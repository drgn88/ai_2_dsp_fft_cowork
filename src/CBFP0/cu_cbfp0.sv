==> flow/design.v <==
`timescale 1ns/1ps
module bit_shift_ctrl (
	input clk,
	input rstn,
	input min_fin_en,
	output logic bit_shift_en,	 
	output logic valid_mod1
);
	localparam IDLE = 0;
	localparam EN = 1;
	logic state, next_state;
	logic [4:0] cnt_reg, cnt_next;
	logic val_reg, val_next;
	assign bit_shift_en = val_reg;
	assign valid_mod1 = val_reg;
	always_ff @( posedge clk or negedge rstn ) begin : state_reg
		if(!rstn)begin
			state <= IDLE;
			cnt_reg <= 0;
			val_reg <= 0;
		end
		else begin
			state <= next_state;
			cnt_reg <= cnt_next;
			val_reg <= val_next;
		end
	end
	always_comb begin : next_state_logic
		next_state = state;
		cnt_next = cnt_reg;
		val_next = val_reg;
		case (state)
			IDLE : begin
				if(min_fin_en) begin
					next_state = EN;
					cnt_next = 0;
					val_next = 1;
				end
			end 
			EN : begin
				cnt_next = cnt_reg + 1;
				if(cnt_reg == 31) begin
					next_state = IDLE;
					val_next = 0;
				end
			end
		endcase
	end
endmodule
`timescale 1ns/1ps
module cu_cbfp0 (
	input clk,
	input rstn,
	input alert_cbfp,
	output logic mux_sel,
	output logic mag_en,
	output logic min_4s_en,
	output logic min_fin_en,
	output logic bit_shift_en,
	output logic valid_mod1
);
	mux_sel_cbfp0 U_MUX_SEL_CBFP0(
	.clk(clk),
	.rstn(rstn),
	.alert_cbfp(alert_cbfp),
	.mux_sel(mux_sel)
	);
	mag_ctrl_cbfp0 U_MAG_CTRL_0(
	.clk(clk),
	.rstn(rstn),
	.alert_cbfp(alert_cbfp),
	.mag_en(mag_en)
	);
	min_4s_ctrl_cbfp0 U_MIN_4S_CTRL(
	.clk(clk),
	.rstn(rstn),
	.mag_en(mag_en),
	.min_4s_en(min_4s_en)
	);
	min_fin_ctrl_cbfp0 U_MIN_FIN_CTRL(
	.clk(clk),
	.rstn(rstn),
	.min_4s_en(min_4s_en),
	.min_fin_en(min_fin_en)
	);
	bit_shift_ctrl U_BIT_SHIFT_CTRL(
	.clk(clk),
	.rstn(rstn),
	.min_fin_en(min_fin_en),
	.bit_shift_en(bit_shift_en),
	.valid_mod1(valid_mod1)
	);
endmodule
`timescale 1ns/1ps
module mag_ctrl_cbfp0 (
	input clk,
	input rstn,
	input alert_cbfp,
	output logic mag_en
);
	localparam IDLE = 0;
	localparam MAG_EN = 1;
	logic state, next_state;
	logic mag_en_reg, mag_next;
	logic [4:0] cnt_reg, cnt_next;
	assign mag_en = mag_en_reg;
	always_ff @( posedge clk or negedge rstn ) begin : state_register
		if(!rstn) begin
			state <= IDLE;
			cnt_reg <= 0;
			mag_en_reg <= 0;
		end
		else begin
			state <= next_state;
			cnt_reg <= cnt_next;
			mag_en_reg <= mag_next;
		end
	end
	always_comb begin : NEXT_STATE_LOGIC
		next_state = state;
		cnt_next = cnt_reg;
		mag_next = mag_en_reg;
		case (state)
			IDLE : begin
				if(alert_cbfp) begin
					next_state = MAG_EN;
					cnt_next = 0;
					mag_next = 1;
				end
			end 
			MAG_EN : begin
				cnt_next = cnt_reg + 1;
				if(cnt_reg == 31) begin
					next_state = IDLE;
					mag_next = 0;
				end
			end
		endcase
	end
endmodule
`timescale 1ns/1ps
module min_4s_ctrl_cbfp0 (
	input clk,
	input rstn,
	input mag_en,
	output logic min_4s_en
);
	localparam IDLE = 0;
	localparam MIN_4S_EN = 1;
	logic state, next_state;
	logic min_4s_reg, min_4s_next;
	logic [4:0] cnt_reg, cnt_next;
	assign min_4s_en = min_4s_reg;
	always_ff @( posedge clk or negedge rstn ) begin : state_register
		if(!rstn) begin
			state <= IDLE;
			cnt_reg <= 0;
			min_4s_reg <= 0;
		end
		else begin
			state <= next_state;
			cnt_reg <= cnt_next;
			min_4s_reg <= min_4s_next;
		end
	end
	always_comb begin : NEXT_STATE_LOGIC
		next_state = state;
		cnt_next = cnt_reg;
		min_4s_next = min_4s_reg;
		case (state)
			IDLE : begin
				if(mag_en) begin
					next_state = MIN_4S_EN;
					cnt_next = 0;
					min_4s_next = 1;	
				end
			end 
			MIN_4S_EN : begin
				cnt_next = cnt_reg + 1;
				if(cnt_reg == 31) begin
					next_state = IDLE;
					min_4s_next = 0;
				end
			end
		endcase
	end
endmodule
`timescale 1ns/1ps
module min_fin_ctrl_cbfp0 (
	input clk,
	input rstn,
	input min_4s_en,
	output logic min_fin_en
);
	localparam IDLE = 0;
	localparam WAIT = 1;
	logic state, next_state;
	logic [1:0] cnt_reg, cnt_next;
	logic [3:0] tick_cnt_reg, tick_cnt_next;
	logic min_fin_reg, min_fin_next;
	assign min_fin_en = min_fin_reg;
	always_ff @( posedge clk or negedge rstn ) begin : state_register
		if(!rstn) begin
			state <= IDLE;
			cnt_reg <= 0;
			min_fin_reg <= 0;
			tick_cnt_reg <= 0;
		end
		else begin
			state <= next_state;
			cnt_reg <= cnt_next;
			min_fin_reg <= min_fin_next;
			tick_cnt_reg <= tick_cnt_next;
		end
	end
	always_comb begin : Next_state_logic
		next_state = state;
		cnt_next = cnt_reg;
		min_fin_next = min_fin_reg;
		tick_cnt_next = tick_cnt_reg;
		case (state)
			IDLE : begin
				if(min_4s_en) begin
					next_state = WAIT;
					cnt_next = 0;
				end
			end 
			WAIT : begin
				cnt_next = cnt_reg + 1;
				min_fin_next = 0;
				if(cnt_reg == 3) begin
					if(tick_cnt_reg == 8) begin
						next_state = IDLE;
						tick_cnt_next = 0;
					end
					else begin
						min_fin_next = 1;
						tick_cnt_next = tick_cnt_reg + 1;
					end
				end
			end
		endcase
	end
endmodule
`timescale 1ns/1ps
module mux_sel_cbfp0 (
	input clk,
	input rstn,
	input alert_cbfp,
	output logic mux_sel
);
	localparam IDLE = 0;
	localparam ADD_SEL = 1;
	localparam SUB_SEL = 2;
	logic [1:0] state, next_state;
	logic [2:0] cnt_reg, cnt_next;
	logic mux_sel_reg, mux_sel_next;
	assign mux_sel = mux_sel_reg;
	always_ff @( posedge clk or negedge rstn ) begin : State_Register
		if(!rstn) begin
			state <= IDLE;
			cnt_reg <= 0;
			mux_sel_reg <= 0;
		end
		else begin
			state <= next_state;
			cnt_reg <= cnt_next;
			mux_sel_reg <= mux_sel_next;
		end
	end
	always_comb begin : NEXT_STATE_LOGIC
		next_state = state;
		cnt_next = cnt_reg;
		mux_sel_next = mux_sel_reg;
		case (state)
		IDLE : begin
			if(alert_cbfp) begin
				next_state = ADD_SEL;
				mux_sel_next = 0;
				cnt_next = 0;
			end
		end 
		ADD_SEL : begin
			cnt_next = cnt_reg + 1;
			if(cnt_reg == 3) begin
				next_state = SUB_SEL;
				mux_sel_next = 1;
				cnt_next = 0;
			end
		end
		SUB_SEL : begin
			cnt_next = cnt_reg + 1;
			if(alert_cbfp) begin
				next_state = ADD_SEL;
				cnt_next = 0;
				mux_sel_next = 0;
			end
			else if(cnt_reg == 3) begin
				next_state = IDLE;
				cnt_next = 0;
				mux_sel_next = 0;
			end
		end
		endcase
	end
endmodule
======== Step by step through the tools: cu_cbfp0 ========
The steps from the RTL of cu_cbfp0 to its reports follow in flow order.
Line numbers count from 1 in the design file above.
Library cell names are shortened.
A cell with -- has no value.
set-up
  design top .............................. cu_cbfp0
  clock ................................... clk
  cell library ............................ sky130hd
  library corner .......................... tt_025C_1v80

======== Elaborated design ========
Source: Yosys, flattened and elaborated, memories not mapped. Widths are those after wreduce. Registers that Yosys merges into a memory's read port (data or address) are not register bits. Print and check cells do not count. Equal cells are merged and count once.
operators by class
  add/sub/neg operators ................... 6
  equal/unequal tests ..................... 19
  multiplexer cells ....................... 49
  bitwise gates (word level) .............. 4
  reduce/logical cells .................... 8
operator list
  cell                                                      number
  5-bit parallel mux with 2-bit select                      3
  1-bit two-way mux                                         21
  2-bit != test with constant B                             9
  5-bit by 1-bit adder with 5-bit output with constant B    3
  5-bit == test with constant B                             3
  5-bit two-way mux                                         3
  1-bit parallel mux with 2-bit select                      7
  4-bit two-way mux                                         3
  2-bit AND reduction                                       5
  2-bit two-way mux                                         5
  3-bit parallel mux with 3-bit select                      1
  3-bit two-way mux                                         3
  2-bit parallel mux with 3-bit select                      1
  1-bit inverter                                            4
  2-bit == test with constant B                             2
  4-bit by 1-bit adder with 4-bit output with constant B    1
  4-bit == test with constant B                             1
  4-bit AND reduction                                       1
  2-bit parallel mux with 2-bit select                      1
  3-bit by 1-bit adder with 3-bit output with constant B    1
  3-bit by 2-bit == test with 1-bit output with constant B  1
  3-bit by 2-bit != test with 1-bit output with constant B  1
  3-bit nonzero test                                        1
  1-bit parallel mux with 3-bit select                      1
  2-bit by 1-bit adder with 2-bit output with constant B    1
  2-bit by 1-bit == test with 1-bit output with constant B  1
  2-bit by 1-bit != test with 1-bit output with constant B  1
  2-bit logical NOT                                         1
storage and ports
  register bits ........................... 35
  bits of input ports ..................... 3
  output and inout bits ................... 6
  elaborated cells ........................ 102

======== Logic depth ========
Depth = most cells in a row (Yosys ltp): at word level without a register or memory, in the mapped netlist without a sequential cell, where the memories' decode and read muxes count.
depth
  depth after elaboration ................. 4
  ABC_AREA ................................ 0
  depth in mapped cells ................... 5
  mapped depth without buffers ............ 5

======== After synthesis ========
The flow's flattened synthesis, as Yosys stat reports it; memories are mapped. The netlist is that of the ABC_AREA named above (0 if unset); the other value can give another one.
mapped netlist
  cell count .............................. 150
  mapped area ............................. 1671.6 um^2
  area of sequential cells ................ 902.1 um^2
  flip-flop cells ......................... 36
cell types
  cell type  number  area in all (um^2)
  dfrtp_1    35      875.84
  ha_1       10      125.12
  a22o_1     9       78.826
  nand2_1    10      37.536
  nor2_1     10      37.536
  a21oi_1    7       35.034
  o21ai_0    7       35.034
  mux2_2     3       33.782
  inv_1      8       30.029
  nand3_1    6       30.029
  dfstp_2    1       26.275
  xnor2_1    3       26.275
  nor2b_1    4       25.024
  o22ai_1    4       25.024
  mux2i_1    2       20.019
  and3_1     3       18.768
  nand2b_1   3       18.768
  o311ai_0   2       17.517
Other cell types: 18; their cells: 23.
By module: a second synthesis without flattening, with its own total; a netlist apart from the flattened one above.
second synthesis, totals
  cells (unflattened synthesis) ........... 162
  area (unflattened synthesis) ............ 1814.2 um^2
Rows give one instance, submodules left out.
modules
  module              instances  cells  area (um^2)  seq. area (um^2)
  min_fin_ctrl_cbfp0  1          35     397.9        200.2
  bit_shift_ctrl      1          32     359.1        175.2
  mux_sel_cbfp0       1          33     354.1        176.4
  mag_ctrl_cbfp0      1          31     351.6        175.2
  min_4s_ctrl_cbfp0   1          31     351.6        175.2
  cu_cbfp0            1          0      0.0          0.0

======== Path before layout ========
Source: OpenSTA report_checks on the synthesized netlist (no wires, ideal clock, input and output delay 20% of the period each), path of least setup slack; recovery checks are left aside. Register names are those of the netlist, which keeps one name where synthesis merged equal registers.
timing path after synthesis
  path kind ............................... register to register
  from .................................... reg U_MIN_4S_CTRL.cnt_reg[0]
  to ...................................... reg U_MIN_4S_CTRL.cnt_reg[4]
  period .................................. 1.64 ns
  library setup time ...................... 0.121 ns
  launch time at the first pin ............ 0.000 ns
  arrival ................................. 1.263 ns
  required time ........................... 1.519 ns
  slack ................................... 0.256 ns
  delay of the path ....................... 1.384 ns
  stages on the path ...................... 5
  buffers on the path ..................... 0
  synthesis period reached ................ 1.384 ns
"delay of the path" is the arrival time less input delay plus setup time.
"stages on the path" counts driving pins, that of a launching flip-flop among them; a cell with two outputs on the path counts twice.
"synthesis period reached" is the clock period less the worst setup slack; recovery checks do not enter. This is arithmetic on one report: input and output delays are still those of the set period (20% each).
The rows between start and end are the longest chain of elaborated cells between them; the timing report does not say that the signal goes this way. Where chains are equally long, one stands for them.
A line is the first line of the expression or statement that the cell stems from. Yosys adds cells for indexed reads and writes and turns some case tables into memories.
between the ends, after synthesis
  path through ............................ dfrtp_1 ha_1 and3_1 ha_1 a22o_1
  length of the longest elaborated chain .. 2
  elaborated cells on any way between the ends .. 2
  classes of those cells .................. 1 x add/sub; 1 x mux
RTL lines, path after synthesis
  item                                    RTL line  RTL
  start, declared                         152       logic [4:0] cnt_reg, cnt_next;
  start, assigned                         157       cnt_reg <= 0;
  start, assigned                         162       cnt_reg <= cnt_next;
  5-bit by 1-bit adder with 5-bit output  179       cnt_next = cnt_reg + 1;
  5-bit parallel mux with 2-bit select    170       case (state)
  end, assigned                           157
  end, assigned                           162
  end, declared                           152

======== Path in the finished layout ========
Path of least setup slack in the final report of flow run 1 (OpenROAD, finished layout, wires in). Where an end is a register, its clock arrival counts in the times.
timing path post-layout
  path kind ............................... register to output
  from .................................... reg U_MIN_FIN_CTRL.min_fin_reg
  to ...................................... out min_fin_en
  period .................................. 2.36 ns
  output delay ............................ 0.47 ns
  launch time at the first pin ............ 0.34 ns
  arrival ................................. 1.32 ns
  required time ........................... 1.89 ns
  slack ................................... 0.57 ns
  stages on the path ...................... 2
  buffers on the path ..................... 1
between the ends, post-layout
  path through ............................ dfrtp_1 clkdlybuf4s50_1
  length of the longest elaborated chain .. 0
  elaborated cells on any way between the ends .. 0
RTL lines, path post-layout
  item             RTL line  RTL
  start, declared  200       logic min_fin_reg, min_fin_next;
  start, assigned  206       min_fin_reg <= 0;
  start, assigned  212       min_fin_reg <= min_fin_next;
  end, declared    58        output logic min_fin_en,

Stored flow runs of cu_cbfp0 (2 of them; Yosys, OpenROAD, sky130hd). They differ in their settings and are not a sequence. Constraints: input delay and output delay 20% of the set period each, output load 0.01 pF.
"finish__power__total" rests on the timing tool's default activity at the inputs, not on a simulated workload.

Flow files of flow run 1
==> flow/run.sh <==
#!/bin/bash
# the make line also repeats the synthesis and layout settings of config.mk as NAME=value (left out here)
make -C /OpenROAD-flow-scripts/flow DESIGN_CONFIG=/design/flow/config.mk WORK_HOME=/design/flow/orfs CLKGATE_MAP_FILE= finish
==> flow/config.mk <==
export PLATFORM = sky130hd
export DESIGN_NAME = cu_cbfp0
export DESIGN_NICKNAME = cu_cbfp0
export VERILOG_FILES = /design/flow/design.v
export SDC_FILE = /design/flow/constraint.sdc
export NUM_CORES = 4
export LEC_CHECK = 0
export CAP_MARGIN = 40
export CORE_MARGIN = 2
export CORE_UTILIZATION = 52
export CTS_CLUSTER_SIZE = 21
export PLACE_DENSITY_LB_ADDON = 0.12
export SETUP_SLACK_MARGIN = 0.49
export SLEW_MARGIN = 20
==> flow/constraint.sdc <==
create_clock -name core_clock -period 2.36 [get_ports {clk}]
set_input_delay 0.4720 -clock core_clock [delete_from_list [all_inputs] [get_ports {clk}]]
set_output_delay 0.4720 -clock core_clock [all_outputs]
set_load 0.01 [all_outputs]

report of flow run 1
yosys chip area after synthesis (um^2): 1671.6
finish__design__die__area: 3683.9
finish__design__instance__area__stdcell: 1859.3
finish__timing__setup__ws: 0.567
finish__timing__setup__tns: 0.000
finish__power__total: 2.313e-03

Flow files of flow run 2
==> flow/run.sh <==
#!/bin/bash
# the make line also repeats the synthesis and layout settings of config.mk as NAME=value (left out here)
make -C /OpenROAD-flow-scripts/flow DESIGN_CONFIG=/design/flow/config.mk WORK_HOME=/design/flow/orfs CLKGATE_MAP_FILE= finish
==> flow/config.mk <==
export PLATFORM = sky130hd
export DESIGN_NAME = cu_cbfp0
export DESIGN_NICKNAME = cu_cbfp0
export VERILOG_FILES = /design/flow/design.v
export SDC_FILE = /design/flow/constraint.sdc
export NUM_CORES = 4
export LEC_CHECK = 0
export ABC_AREA = 0
export CAP_MARGIN = 20
export CELL_PAD_IN_SITES_DETAIL_PLACEMENT = 0
export CELL_PAD_IN_SITES_GLOBAL_PLACEMENT = 1
export CORE_ASPECT_RATIO = 1.5
export CORE_MARGIN = 5
export CORE_UTILIZATION = 18
export HOLD_SLACK_MARGIN = -0.02
export MIN_ROUTING_LAYER = met2
export PLACE_DENSITY = 0.88
export SLEW_MARGIN = 20
==> flow/constraint.sdc <==
create_clock -name core_clock -period 1.47 [get_ports {clk}]
set_input_delay 0.2940 -clock core_clock [delete_from_list [all_inputs] [get_ports {clk}]]
set_output_delay 0.2940 -clock core_clock [all_outputs]
set_load 0.01 [all_outputs]

report of flow run 2
yosys chip area after synthesis (um^2): 1671.6
finish__design__die__area: 11353.9
finish__design__instance__area__stdcell: 2069.5
finish__timing__setup__ws: 0.043
finish__timing__setup__tns: 0.000
finish__power__total: 4.116e-03
