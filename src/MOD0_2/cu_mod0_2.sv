==> flow/design.v <==
`timescale 1ns/1ps
module cnt_3b_fsm (
	input clk,
	input rstn,
	input alert_mod02,
	output logic cnt_ctrl
);
	localparam IDLE = 0;
	localparam CNT_1CYCLE = 1;
	localparam CNT_2CYCLE = 2;
	logic [1:0] state, next_state;
	logic [2:0] cnt_reg, cnt_reg_next;
	assign cnt_ctrl = cnt_reg[2];
	always_ff @( posedge clk or negedge rstn ) begin : state_register
		if(!rstn) begin
			state <= IDLE;
			cnt_reg <= 0;
		end
		else begin
			state <= next_state;
			cnt_reg <= cnt_reg_next;
		end
	end
	always_comb begin : next_state_logic
	next_state = state;
	cnt_reg_next = cnt_reg;
		case (state)
			IDLE : begin
				cnt_reg_next = 0;	
				if(alert_mod02) begin
					next_state = CNT_1CYCLE;
				end
			end 
			CNT_1CYCLE : begin
				cnt_reg_next = cnt_reg + 1;
				if(cnt_reg_next == 7) begin
					next_state = CNT_2CYCLE;
				end
			end
			CNT_2CYCLE : begin
				cnt_reg_next = cnt_reg + 1;
				if(cnt_reg_next == 7) begin
					next_state = IDLE;
				end
			end
		endcase
	end
endmodule
`timescale 1ns/1ps
module cu_mod0_2 (
	input clk,
	input rstn,
	input alert_mod02,
	output logic bf_en02,
	output logic mux_sel02,
	output logic [8:0] addr,
	output logic mul_en,
	output logic alert_CBFP
);
	cnt_3b_fsm U_CNT_3B_FSM(
	.clk(clk),
	.rstn(rstn),
	.alert_mod02(alert_mod02),
	.cnt_ctrl(bf_en02)
	);
	mux_sel_ctrl_02 U_MUX_SEL02_CTRL(
	.clk(clk),
	.rstn(rstn),
	.alert_mod02(alert_mod02),
	.mux_sel(mux_sel02)
	);
	mul_twf_ctrl #(
	.OFFSET(128),
	.GROUP_SIZE(4),
	.ADDRESS_WIDTH(9),
	.DATA_NUM(16)
	) MUL_TWF_CTRL_02(
	.clk(clk),
	.rstn(rstn),
	.bf_en(bf_en02),
	.addr(addr),
	.mul_en(mul_en),
	.alert_CBFP(alert_CBFP)
	);
endmodule
`timescale 1ns/1ps
module mul_twf_ctrl #(
	parameter  OFFSET = 128,
	parameter  GROUP_SIZE = 4,
	parameter ADDRESS_WIDTH = 9,
	parameter DATA_NUM = 16
)(
	input clk,
	input rstn,
	input bf_en,
	output logic [ADDRESS_WIDTH-1:0] addr,
	output logic mul_en,
	output logic alert_CBFP
);
	localparam IDLE = 0;
	localparam OUT_CTRL_SIGNAL = 1;
	logic state, next_state;
	logic [$clog2(GROUP_SIZE) - 1:0] cnt_reg, cnt_next;
	logic [ADDRESS_WIDTH-1:0] addr_reg, addr_next;
	logic mul_en_reg, mul_en_next;
	logic alert_reg, alert_next;
	logic [8:0] n_step_reg, n_step_next;
	assign addr = addr_reg;
	assign mul_en = mul_en_reg;
	assign alert_CBFP = alert_reg;
	always_ff @( posedge clk or negedge rstn ) begin : state_register
		if(!rstn) begin
			state <= IDLE;
			cnt_reg <= 0;
			addr_reg <= 0;
			mul_en_reg <= 0;
			alert_reg <= 0;
			n_step_reg <= 0;
		end		
		else begin
			state <= next_state;
			cnt_reg <= cnt_next;
			addr_reg <= addr_next;
			mul_en_reg <= mul_en_next;
			alert_reg <= alert_next;
			n_step_reg <= n_step_next;
		end
	end
	always_comb begin : next_state_logic
		next_state = state;
		cnt_next = cnt_reg;
		addr_next = addr_reg;
		mul_en_next = mul_en_reg;
		alert_next = alert_reg;
		n_step_next = n_step_reg;
		case (state)
			IDLE : begin
				if(bf_en) begin
					next_state = OUT_CTRL_SIGNAL;
					alert_next = 1;
					mul_en_next = 1;
				end
			end 
			OUT_CTRL_SIGNAL : begin
				alert_next = 0;
				addr_next = addr_reg + DATA_NUM;
				cnt_next = cnt_reg + 1;
				if(cnt_reg == (GROUP_SIZE - 1)) begin
					next_state = IDLE;
					addr_next = n_step_reg + OFFSET;
					n_step_next = n_step_reg + OFFSET;
					mul_en_next = 0;
				end
			end
		endcase
	end
endmodule
`timescale 1ns/1ps
module mux_sel_ctrl_02 (
	input clk,
	input rstn,
	input alert_mod02,
	output logic mux_sel
);
	localparam IDLE = 0;
	localparam ADD_SEL = 1;
	localparam SUB_SEL = 2;
	logic [1:0] state, next_state;
	logic [3:0] cnt_reg, cnt_next;
	logic mux_sel_reg, mux_sel_next;
	assign mux_sel = mux_sel_reg;
	always_ff @( posedge clk or negedge rstn ) begin : State_Register
		if(!rstn) begin
			state <= IDLE;
			cnt_reg <= 0;
			mux_sel_reg <= 0;
		end
		else begin
			state <= next_state;
			cnt_reg <= cnt_next;
			mux_sel_reg <= mux_sel_next;
		end
	end
	always_comb begin : NEXT_STATE_LOGIC
		next_state = state;
		cnt_next = cnt_reg;
		mux_sel_next = mux_sel_reg;
		case (state)
		IDLE : begin
			if(alert_mod02) begin
				next_state = ADD_SEL;
				mux_sel_next = 0;
			end
		end 
		ADD_SEL : begin
			cnt_next = cnt_reg + 1;
			if(cnt_reg == 7) begin
				next_state = SUB_SEL;
				mux_sel_next = 1;
			end
		end
		SUB_SEL : begin
			cnt_next = cnt_reg + 1;
			if(cnt_reg == 15) begin
				if(alert_mod02) begin
					next_state = ADD_SEL;
					mux_sel_next = 0;
				end
				else begin
					next_state = IDLE;
					mux_sel_next = 0;
				end
			end
		end
		endcase
	end
endmodule
-- From RTL to reports: cu_mod0_2
The steps from the RTL of cu_mod0_2 to its reports follow in flow order.
Lines are those of the file above, counted from 1.
Operators: Yosys type, input widths -> output width; for muxes data width and select width s.
Cell names lack the library's common part.
The mark - stands for no value.
- design top: cu_mod0_2
- clock port: clk
- library: sky130hd
- timing corner: tt_025C_1v80

-- Word-level counts
Counts by Yosys on the flattened word-level netlist (proc, flatten, opt, wreduce; memories kept). Register bits leave out memories and registers merged into their read ports (data or address). Print and check cells are left out. Cells with the same type and inputs are merged into one.
- bits in registers at 35
- output and inout port bits: 13
- noted cells after elaboration: 69
- input port bits at 3
- $add $sub $neg: 5
- noted bitwise operators: 1
- mux-type cells: 25
- reduce/logical cells: 11
- equal/unequal tests at 16
- operators with widths (kind ; count):
    $mux 9 ; 4
    $pmux 2 s3 ; 2
    $mux 2 ; 6
    $add 9x5->9 const B ; 1
    $add 9x8->9 const B ; 1
    $ne 2x1->1 const B ; 4
    $ne 2x2->1 const B ; 4
    $reduce_and 4->1 ; 2
    $mux 1 ; 8
    $eq 2x2->1 const B ; 3
    $reduce_bool 3->1 ; 2
    $pmux 3 s2 ; 1
    $pmux 1 s2 ; 3
    $eq 2x1->1 const B ; 2
    $logic_not 2->1 ; 2
    $reduce_and 2->1 ; 2
    $reduce_or 2->1 ; 2
    $add 4x1->4 const B ; 1
    $eq 4x3->1 const B ; 1
    $eq 4x4->1 const B ; 1
    $add 3x1->3 const B ; 1
    $eq 3x3->1 const B ; 1
    $pmux 1 s3 ; 1
    $add 2x1->2 const B ; 1
    $reduce_bool 2->1 ; 1
    $not 1->1 ; 1

-- Depth
Yosys ltp: most cells in a row. Word level: on the elaborated netlist, between registers, memories and ports. Mapped: between sequential cells and ports; inverters and the memories' decode and read muxes count.
- depth after elaboration: 4
- ABC_AREA at 0
- depth in mapped cells: 5
- noted mapped depth without buffers: 4

-- Mapped cells and area
The flow's flattened synthesis, as Yosys stat reports it; memories are mapped. The netlist is that of the ABC_AREA named above (0 if unset); the other value can give another one.
- sequential part of the area: 0.0006531 mm²
- standard cells after synthesis: 112
- noted buffer cells: 6
- noted flip-flop cells: 26
- mapped area: 0.0012149 mm²
- cells by type (cell type ; count ; total area (µm²)):
    dfrtp_1 ; 24 ; 600.576
    mux2_2 ; 6 ; 67.565
    nand3_1 ; 13 ; 65.062
    ha_1 ; 5 ; 62.56
    dfstp_2 ; 2 ; 52.55
    xnor2_1 ; 4 ; 35.034
    xor2_1 ; 4 ; 35.034
    nor2_1 ; 9 ; 33.782
    buf_4 ; 4 ; 30.029
    nand2_1 ; 8 ; 30.029
    o21ai_0 ; 6 ; 30.029
    inv_1 ; 7 ; 26.275
    mux2i_1 ; 2 ; 20.019
    o22ai_1 ; 3 ; 18.768
    a21oi_1 ; 3 ; 15.014
    mux2_4 ; 1 ; 15.014
    o221a_2 ; 1 ; 11.261
    buf_2 ; 2 ; 10.01
Other cell types: 8; their cells: 8.
By module: a second synthesis without flattening, with its own total; a netlist apart from the flattened one above.
- cells (unflattened synthesis) at 114
- area total of the unflattened synthesis at 0.0012662 mm²
Rows give one instance, submodules left out.
- modules (module ; area (mm²) ; cells ; instances ; sequential area (mm²)):
    mul_twf_ctrl ; 0.0006118 ; 56 ; 1 ; 0.0003003
    mux_sel_ctrl_02 ; 0.0003716 ; 34 ; 1 ; 0.0002014
    cnt_3b_fsm ; 0.0002828 ; 24 ; 1 ; 0.0001514
    cu_mod0_2 ; 0 ; 0 ; 1 ; 0

-- Worst setup path after synthesis
OpenSTA on the mapped netlist: ideal clock, no wires. The path of least setup slack (recovery checks aside). Input and output delay are each 20% of the period. Register names are those of the netlist, which keeps one name where synthesis merged equal registers.
- path type: register to register
- start: register U_CNT_3B_FSM.cnt_reg[0]
- end: register (no name shown)
- noted slack: 1504 ps
- required time: 2695 ps
- path buffers at 0
- noted library setup time: 125 ps
- launch time at the first pin at 0 ps
- noted period: 2820 ps
- path delay: 1316 ps
- noted stages: 5
- data arrival time at 1191 ps
- synthesis period reached: 1316 ps
"path delay" = arrival - input delay + setup time.
"stages" counts driving pins, that of a launching flip-flop among them; a cell with two outputs on the path counts twice.
"synthesis period reached" is the clock period less the worst setup slack; recovery checks do not enter. This is arithmetic on one report: input and output delays are still those of the set period (20% each).
- cell sequence: dfrtp_1 ha_1 xor2_1 nand2_1 mux2_4
- RTL lines, path after synthesis (item ; RTL line ; text):
    start, declared ; 12 ; logic [2:0] cnt_reg, cnt_reg_next;
    start, assigned ; 17 ; cnt_reg <= 0;
    start, assigned ; 21 ; cnt_reg <= cnt_reg_next;
Chain of elaborated cells between the ends: none given.

-- Worst path after layout
Path of least setup slack in the final report of flow run 1 (OpenROAD, finished layout, wires in). Where an end is a register, its clock arrival counts in the times.
The path's times are printed in steps of 10 ps; the period is the one set.
- path type: register to register
- start: register U_MUX_SEL02_CTRL.cnt_reg[1]
- end: register U_MUX_SEL02_CTRL.mux_sel_reg
- required time: 1300 ps
- noted stages: 5
- data arrival time at 1560 ps
- launch time at the first pin at 320 ps
- noted period: 1030 ps
- noted slack: -260 ps
- noted library setup time: 50 ps
- path buffers at 0
The rows between start and end are the longest chain of elaborated cells between them; the timing report does not say that the signal goes this way. Where chains are equally long, one stands for them.
A line is the first line of the expression or statement that the cell stems from. Yosys adds cells for indexed reads and writes and turns some case tables into memories.
- cell sequence: dfrtp_1 ha_2 nand3_2 or4_1 nand3_1
- cells in the longest elaborated chain at 3
- noted elaborated cells between the ends (all ways): 8
- RTL lines with such cells at 3
- those cells by class: 4 x eq/ne; 3 x mux; 1 x reduce/logical
- RTL lines, path after layout (item ; RTL line ; text):
    start, declared ; 169 ; logic [3:0] cnt_reg, cnt_next;
    start, assigned ; 175 ; cnt_reg <= 0;
    start, assigned ; 180 ; cnt_reg <= cnt_next;
    $eq 4x4->1 ; 204 ; if(cnt_reg == 15) begin
    $mux 1 ; 204 ;
    $pmux 1 s3 ; 188 ; case (state)
    end, assigned ; 176 ; mux_sel_reg <= 0;
    end, assigned ; 181 ; mux_sel_reg <= mux_sel_next;
    end, declared ; 170 ; logic mux_sel_reg, mux_sel_next;

Appendix: measured runs

Record of 2 stored runs of the RTL-to-layout flow on cu_mod0_2, platform sky130hd. The runs are unordered. Constraints: input delay and output delay 20% of the set period each, output load 0.01 pF.
"reached clock period": clock period set for the run, less the worst setup slack. It is reckoned from that one timing run; input and output delays stay at 20% of the period that was set.
"allowed time less slack (worst setup path)" is the time allowed to the run's worst setup path (the clock period less input and output delay, where it has them) less its slack. Clock arrival times count: a late capture clock shortens it, a late launch clock lengthens it.
"total power of the final layout" rests on the timing tool's default activity at the inputs, not on a simulated workload.
"allowed time less slack (worst setup path)" is given in steps of 10 ps.

Flow run 1
Settings were period_ns = 1.03; CORE_UTILIZATION = 47; SETUP_SLACK_MARGIN = 0.07; PLACE_DENSITY_LB_ADDON = 0.21; HOLD_SLACK_MARGIN = 0.01; CORE_MARGIN = 8; TNS_END_PERCENT = 5; ABC_AREA = 0; CTS_CLUSTER_SIZE = 94; CTS_CLUSTER_DIAMETER = 201; MAX_ROUTING_LAYER = met4; CAP_MARGIN = 20; SLEW_MARGIN = 20
- die outline area: 0.0044676 mm²
- allowed time less slack (worst setup path) at 1290 ps
- critical path type: register to register
- final design utilization: 70.9%
- noted the synthesized cell area: 0.0012149 mm²
- standard-cell area after routing: 0.0017404 mm²
- noted the setup slack of the worst path: -259 ps
- noted the reached clock period: 1289 ps
- total power of the final layout: 5.840 mW
- total negative slack on setup checks: -2001 ps

Flow run 2
Settings were period_ns = 0.971; CAP_MARGIN = 20; CORE_MARGIN = 2; CORE_UTILIZATION = 40; SLEW_MARGIN = 20
- total power of the final layout: 7.399 mW
- final design utilization: 69.9%
- allowed time less slack (worst setup path) at 1280 ps
- critical path type: register to register
- noted the reached clock period: 1280 ps
- total negative slack on setup checks: -3613 ps
- noted the setup slack of the worst path: -309 ps
- die outline area: 0.003494 mm²
- standard-cell area after routing: 0.0019782 mm²
- noted the synthesized cell area: 0.0012149 mm²
