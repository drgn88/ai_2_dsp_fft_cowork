==> flow/design.v <==
`timescale 1ns/1ps
module cnt_4b_fsm (
	input clk,
	input rstn,
	input alert_mod01,
	output logic cnt_ctrl
);
	logic [3:0] cnt_reg, cnt_reg_next;
	assign cnt_ctrl = cnt_reg[3];
	localparam IDLE = 0;
	localparam CNT_1CYCLE = 1;
	localparam CNT_2CYCLE = 2;
	logic [1:0] state, next_state;
	always_ff @( posedge clk or negedge rstn ) begin : state_register
		if(!rstn) begin
			state <= IDLE;
			cnt_reg <= 0;
		end
		else begin
			state <= next_state;
			cnt_reg <= cnt_reg_next;
		end
	end
	always_comb begin : next_state_logic
	next_state = state;
	cnt_reg_next = cnt_reg;
		case (state)
			IDLE : begin
				cnt_reg_next = 0;	
				if(alert_mod01) begin
					next_state = CNT_1CYCLE;
				end
			end 
			CNT_1CYCLE : begin
				cnt_reg_next = cnt_reg + 1;
				if(cnt_reg_next == 15) begin
					next_state = CNT_2CYCLE;
				end
			end
			CNT_2CYCLE : begin
				cnt_reg_next = cnt_reg + 1;
				if(cnt_reg_next == 15) begin
					next_state = IDLE;
				end
			end
		endcase
	end
endmodule
`timescale 1ns/1ps
module ctrl_mod0_fac8_1(
	input clk,
	input rstn,
	input en,
	output logic en_fac8_1,
	output logic [1:0] mul_val_sel,
	output logic alert_mod02
);
	localparam IDLE = 0;
	localparam MUL_13 = 1;
	localparam MUL_24 = 2;
	localparam WAIT = 3;
	localparam MUL_57 = 4;
	localparam MUL_68 = 5;
	logic [2:0] state, next_state;
	logic [1:0] cnt_reg, cnt_reg_next;
	logic [1:0] sel_reg, sel_next;
	logic en_mul_reg, en_mul_next;
	logic alert_reg, alert_next;
	assign en_fac8_1 = en_mul_reg;
	assign mul_val_sel = sel_reg;
	assign alert_mod02 = alert_reg;
	always_ff @( posedge clk or negedge rstn ) begin : state_register
		if(!rstn) begin
			state <=  IDLE;
			cnt_reg <= 0;
			sel_reg <= 0;
			en_mul_reg <= 0;
			alert_reg <= 0;
		end
		else begin
			state <= next_state;
			cnt_reg <= cnt_reg_next;
			sel_reg <= sel_next;
			en_mul_reg <= en_mul_next;
			alert_reg <= alert_next;
		end 
	end
	always_comb begin : next_state_logic
		next_state = state;
		cnt_reg_next = cnt_reg;
		sel_next = sel_reg;
		en_mul_next = en_mul_reg;
		alert_next = alert_reg;
		case (state)
			IDLE : begin
				if(en) begin
					next_state = MUL_13;
					en_mul_next = 1;
					sel_next = 0;
					alert_next = 1;
				end
			end 
			MUL_13 : begin
				alert_next = 0;
				cnt_reg_next = cnt_reg + 1;
				if(cnt_reg == 3) begin
					next_state = MUL_24;
					sel_next = 1;
				end
			end
			MUL_24 : begin
				cnt_reg_next = cnt_reg + 1;
				if(cnt_reg == 3) begin
					next_state = WAIT;
					en_mul_next = 0;
				end
			end
			WAIT : begin
				if(en) begin
					next_state = MUL_57;
					en_mul_next = 1;
					sel_next = 2;
					alert_next = 1;
				end
			end
			MUL_57 : begin
				alert_next = 0;
				cnt_reg_next = cnt_reg + 1;
				if(cnt_reg == 3) begin
					next_state = MUL_68;
					sel_next = 3;
				end
			end
			MUL_68 : begin
				cnt_reg_next = cnt_reg + 1;
				if(cnt_reg == 3) begin
					next_state = IDLE;
					en_mul_next = 0;
				end
			end
		endcase
	end
endmodule
`timescale 1ns/1ps
module ctrl_mux_shift_reg (
	input clk,
	input rstn,
	input alert_mod01,
	output logic mux_sel
);
	localparam IDLE = 0;
	localparam ADD_SEL = 1;
	localparam SUB_SEL = 2;
	logic [1:0] state, next_state;
	logic [4:0] cnt_reg, cnt_next;
	logic mux_sel_reg, mux_sel_next;
	assign mux_sel = mux_sel_reg;
	always_ff @( posedge clk or negedge rstn ) begin : State_Register
		if(!rstn) begin
			state <= IDLE;
			cnt_reg <= 0;
			mux_sel_reg <= 0;
		end
		else begin
			state <= next_state;
			cnt_reg <= cnt_next;
			mux_sel_reg <= mux_sel_next;
		end
	end
	always_comb begin : NEXT_STATE_LOGIC
		next_state = state;
		cnt_next = cnt_reg;
		mux_sel_next = mux_sel_reg;
		case (state)
		IDLE : begin
			if(alert_mod01) begin
				next_state = ADD_SEL;
				mux_sel_next = 0;
			end
		end 
		ADD_SEL : begin
			cnt_next = cnt_reg + 1;
			if(cnt_reg == 15) begin
				next_state = SUB_SEL;
				mux_sel_next = 1;
			end
		end
		SUB_SEL : begin
			cnt_next = cnt_reg + 1;
			if(cnt_reg == 31) begin
				next_state = IDLE;
				mux_sel_next = 0;
			end
		end
		endcase
	end
endmodule
`timescale 1ns/1ps
module cu_mod0_1 (
	input clk,
	input rstn,
	input alert_mod01,
	output logic mux_sel,
	output logic bf_en01,
	output logic en_fac8_1,
	output logic [1:0] mul_val_sel,
	output logic alert_mod02
);
	logic w_cnt_ctrl;
	assign bf_en01 = w_cnt_ctrl;
	cnt_4b_fsm U_CNT_4B(
	.clk(clk),
	.rstn(rstn),
	.alert_mod01(alert_mod01),
	.cnt_ctrl(w_cnt_ctrl)
	);
	ctrl_mux_shift_reg U_MUX01_SEL_CTRL(
	.clk(clk),
	.rstn(rstn),
	.alert_mod01(alert_mod01),
	.mux_sel(mux_sel)
	);
	ctrl_mod0_fac8_1 U_CTRL_01_FAC8_1(
	.clk(clk),
	.rstn(rstn),
	.en(w_cnt_ctrl),
	.en_fac8_1(en_fac8_1),
	.mul_val_sel(mul_val_sel),
	.alert_mod02(alert_mod02)
	);
endmodule
* Reports on cu_mod0_1
The steps from the RTL of cu_mod0_1 to its reports follow in flow order.
Line numbers count from 1 in the design file above.
Operators carry their Yosys type and port widths (W data, S select, Z words).
Cell names lack the library's common part.
The mark - stands for no value.
- Design top :: cu_mod0_1
- Clock port :: clk
- Cell library :: sky130hd
- Corner :: tt_025C_1v80

* Elaborated design
Yosys after proc, flatten, opt, wreduce and memory -nomap, before mapping. Memory bits, and registers merged into a memory's read port (data or address), are not among the register bits. Print and check cells are not counted. Equal cells are merged and count once.
- Bits in registers :: 23
- Input bits :: 3
- Elaborated cells :: 90
- $add $sub $neg :: 3
- Equality and inequality tests :: 27
- Multiplexer cells :: 28
- Reductions and logical operators :: 22
** Operators by type and width (number)
- $ne A2 B1 Y1 const B :: 10
- $pmux W3 S6 :: 1
- $mux W3 :: 6
- $mux W2 :: 9
- $pmux W2 S3 :: 2
- $reduce_or A2 Y1 :: 5
- $reduce_bool A3 Y1 :: 3
- $ne A2 B2 Y1 const B :: 4
- $reduce_and A4 Y1 :: 2
- $reduce_bool A4 Y1 :: 2
- $pmux W4 S2 :: 1
- $pmux W2 S4 :: 1
- $reduce_and A7 Y1 :: 1
- $eq A2 B2 Y1 const B :: 3
- $eq A3 B2 Y1 const B :: 2
- $eq A3 B3 Y1 const B :: 2
- $reduce_bool A6 Y1 :: 1
- $add A5 B1 Y5 const B :: 1
- $eq A5 B4 Y1 const B :: 1
- $eq A5 B5 Y1 const B :: 1
- $reduce_and A5 Y1 :: 1
- $mux W1 :: 5
- $eq A2 B1 Y1 const B :: 2
- $logic_not A2 Y1 :: 2
- $add A4 B1 Y4 const B :: 1
- $eq A4 B4 Y1 const B :: 1
- $reduce_or A4 Y1 :: 1
- $pmux W1 S2 :: 2
Not listed: further kinds 7, cells in them 7.

* Depth
Depth = most cells in a row (Yosys ltp): at word level without a register or memory, in the mapped netlist without a sequential cell, where the memories' decode and read muxes count.
- Depth after elaboration :: 4
- ABC_AREA :: 0
- Depth in mapped cells :: 7

* Synthesis result
Source: synth_stat.txt of the flow (Yosys; design flattened, memories mapped). It holds for the ABC_AREA given above (unset counts as 0); a run with the other value may have another netlist.
The area totals of this step are shown rounded.
** Cell types
- dfrtp_1 :: number 25, area in all 625.6 µm²
- dfstp_2 :: number 3, area in all 78.826 µm²
- ha_1 :: number 6, area in all 75.072 µm²
- o21ai_0 :: number 14, area in all 70.067 µm²
- nand2_1 :: number 15, area in all 56.304 µm²
- mux2_2 :: number 4, area in all 45.043 µm²
- inv_1 :: number 10, area in all 37.536 µm²
- nor2_1 :: number 9, area in all 33.782 µm²
- mux2i_1 :: number 3, area in all 30.029 µm²
- xnor2_1 :: number 3, area in all 26.275 µm²
- nor4_4 :: number 1, area in all 21.27 µm²
- nand2b_1 :: number 3, area in all 18.768 µm²
- xor2_1 :: number 2, area in all 17.517 µm²
- a21o_1 :: number 2, area in all 15.014 µm²
- mux2_4 :: number 1, area in all 15.014 µm²
- o22ai_1 :: number 2, area in all 12.512 µm²
- nor2_4 :: number 1, area in all 11.261 µm²
- a21bo_1 :: number 1, area in all 10.01 µm²
Not listed: further types 15, cells in them 17.
- Standard cells after synthesis :: 122
- Mapped area :: 0.001308 mm²
- Mapped flip-flops :: 28
- Buffers :: 3
The figures by module come from a second, unflattened synthesis with its own total; it is not the netlist above.
- Cell total of the unflattened synthesis :: 123
- Area total of the unflattened synthesis :: 0.001318 mm²
Rows give one instance, submodules left out.
** By module
- ctrl_mod0_fac8_1 :: times used 1, cells 49, area 0.0005468 mm², seq. area 0.0003015 mm²
- ctrl_mux_shift_reg :: times used 1, cells 38, area 0.0004079 mm², seq. area 0.0002265 mm²
- cnt_4b_fsm :: times used 1, cells 36, area 0.0003628 mm², seq. area 0.0001764 mm²
- cu_mod0_1 :: times used 1, cells 0, area 0 mm², seq. area 0 mm²

* Timing after synthesis
OpenSTA on the mapped netlist: ideal clock, no wires. The path of least setup slack (recovery checks aside). Input and output delay are each 20% of the period. Register names are those of the netlist, which keeps one name where synthesis merged equal registers.
- Kind :: register to register
- Start point :: register U_MUX01_SEL_CTRL.cnt_reg[0]
- End point :: register U_MUX01_SEL_CTRL.mux_sel_reg
- Clock period :: 1.55 ns
- Launch time at the first pin :: 0.000 ns
- Arrival :: 1.291 ns
- Data required time :: 1.429 ns
- Slack :: 0.139 ns
- Path delay :: 1.412 ns
- Stages on the path :: 7
- Path buffers :: 0
- Period reached after synthesis :: 1.411 ns
"path delay" = arrival - input delay + setup time.
"stages on the path": output pins that drive a net of the path, with the launching flip-flop's if there is one; two outputs of one cell count as two.
"period reached after synthesis" = period - worst setup slack (recovery checks aside). The figure is calculated, with input and output delays left at 20% of the set period.
Between the ends stands the longest chain of elaborated cells between them, by number of cells; it is not shown to be the way that was timed. Of several equally long chains one is given.
A line is the first line of the expression or statement that the cell stems from. Yosys adds cells for indexed reads and writes and turns some case tables into memories.
- Path through :: dfrtp_1 -> ha_1 -> and3_1 -> ha_1 -> nand2b_1 -> a31oi_1 -> nor2_1
- Length of the longest elaborated chain :: 3
- Elaborated cells on any way between the ends :: 8
** RTL lines, path after synthesis
- start: declaration :: line 155 : logic [4:0] cnt_reg, cnt_next;
- start: assignment :: line 161 : cnt_reg <= 0;
- start: assignment :: line 166 : cnt_reg <= cnt_next;
- $eq A5 B5 Y1 :: line 190 : if(cnt_reg == 31) begin
- $mux W1 :: line 190
- $pmux W1 S3 :: line 174 : case (state)
- end: assignment :: line 162 : mux_sel_reg <= 0;
- end: assignment :: line 167 : mux_sel_reg <= mux_sel_next;
- end: declaration :: line 156 : logic mux_sel_reg, mux_sel_next;

* Worst path after layout
From the final timing report of entry A: the path of least setup slack in the routed layout; clock arrival at registers is part of the times.
- Kind :: register to output
- Start point :: register U_CNT_4B.cnt_reg[3]
- End point :: output bf_en01
- Clock period :: 1.86 ns
- Launch time at the first pin :: 0.33 ns
- Arrival :: 1.33 ns
- Data required time :: 1.49 ns
- Slack :: 0.15 ns
- Stages on the path :: 2
- Path buffers :: 1
- Path through :: dfrtp_1 -> clkdlybuf4s50_1
- Length of the longest elaborated chain :: 0
- Elaborated cells on any way between the ends :: 0
** RTL lines, path after layout
- start: declaration :: line 8 : logic [3:0] cnt_reg, cnt_reg_next;
- start: assignment :: line 17 : cnt_reg <= 0;
- start: assignment :: line 21 : cnt_reg <= cnt_reg_next;
- end: declaration :: line 204 : output logic bf_en01,

# Flow runs of cu_mod0_1

Below are 2 stored runs of the flow (Yosys, OpenROAD; platform sky130hd) on cu_mod0_1, each with its settings and what was measured, unordered. Constraints: input delay and output delay 20% of the set period each, output load 0.01 pF.
"achieved clock period": clock period set for the run, less the worst setup slack. It is reckoned from that one timing run; input and output delays stay at 20% of the period that was set.
By "time on the worst setup path" is meant the share of the clock period that the worst setup path is allowed (20% is reserved at inputs, 20% at outputs), minus its slack. Clock arrival times at its registers enter into it.
"power consumption" rests on the timing tool's default activity at the inputs, not on a simulated workload.
Measured values are rounded.

* Entry A
** Files
==> flow/run.sh <==
#!/bin/bash
# the make line also repeats the synthesis and layout settings of config.mk as NAME=value (left out here)
make -C /OpenROAD-flow-scripts/flow DESIGN_CONFIG=/design/flow/config.mk WORK_HOME=/design/flow/orfs CLKGATE_MAP_FILE= finish
==> flow/config.mk <==
export PLATFORM = sky130hd
export DESIGN_NAME = cu_mod0_1
export DESIGN_NICKNAME = cu_mod0_1
export VERILOG_FILES = /design/flow/design.v
export SDC_FILE = /design/flow/constraint.sdc
export NUM_CORES = 4
export LEC_CHECK = 0
export CAP_MARGIN = 20
export CORE_MARGIN = 2
export CORE_UTILIZATION = 40
export SLEW_MARGIN = 20
==> flow/constraint.sdc <==
create_clock -name core_clock -period 1.86 [get_ports {clk}]
set_input_delay 0.3720 -clock core_clock [delete_from_list [all_inputs] [get_ports {clk}]]
set_output_delay 0.3720 -clock core_clock [all_outputs]
set_load 0.01 [all_outputs]
** Results
- Total negative slack :: 0.000 ns
- Power consumption :: 1730 µW
- Utilization :: 48.0%
- Time on the worst setup path :: 1.33 ns
- Worst setup path type :: register to output
- Area of the die :: 0.003742 mm²
- Achieved clock period :: 1.705 ns
- Setup slack of the critical path :: 0.155 ns
- Yosys chip area after synthesis :: 0.001308 mm²
- Standard-cell area after layout :: 0.001478 mm²

* Entry B
** Files
==> flow/run.sh <==
#!/bin/bash
# the make line also repeats the synthesis and layout settings of config.mk as NAME=value (left out here)
make -C /OpenROAD-flow-scripts/flow DESIGN_CONFIG=/design/flow/config.mk WORK_HOME=/design/flow/orfs CLKGATE_MAP_FILE= finish
==> flow/config.mk <==
export PLATFORM = sky130hd
export DESIGN_NAME = cu_mod0_1
export DESIGN_NICKNAME = cu_mod0_1
export VERILOG_FILES = /design/flow/design.v
export SDC_FILE = /design/flow/constraint.sdc
export NUM_CORES = 4
export LEC_CHECK = 0
export CAP_MARGIN = 20
export CELL_PAD_IN_SITES_DETAIL_PLACEMENT = 2
export CELL_PAD_IN_SITES_GLOBAL_PLACEMENT = 0
export CORE_ASPECT_RATIO = 0.51
export CORE_MARGIN = 7
export CORE_UTILIZATION = 38
export CTS_CLUSTER_DIAMETER = 242
export GPL_TIMING_DRIVEN = 1
export HOLD_SLACK_MARGIN = 0.19
export MAX_ROUTING_LAYER = met4
export MIN_ROUTING_LAYER = met1
export SETUP_SLACK_MARGIN = -0.24
export SLEW_MARGIN = 20
export TNS_END_PERCENT = 100
==> flow/constraint.sdc <==
create_clock -name core_clock -period 2.64 [get_ports {clk}]
set_input_delay 0.5280 -clock core_clock [delete_from_list [all_inputs] [get_ports {clk}]]
set_output_delay 0.5280 -clock core_clock [all_outputs]
set_load 0.01 [all_outputs]
** Results
- Total negative slack :: 0.000 ns
- Power consumption :: 1276 µW
- Utilization :: 47.5%
- Time on the worst setup path :: 1.53 ns
- Worst setup path type :: register to output
- Area of the die :: 0.005373 mm²
- Achieved clock period :: 2.054 ns
- Setup slack of the critical path :: 0.586 ns
- Yosys chip area after synthesis :: 0.001308 mm²
- Standard-cell area after layout :: 0.001474 mm²
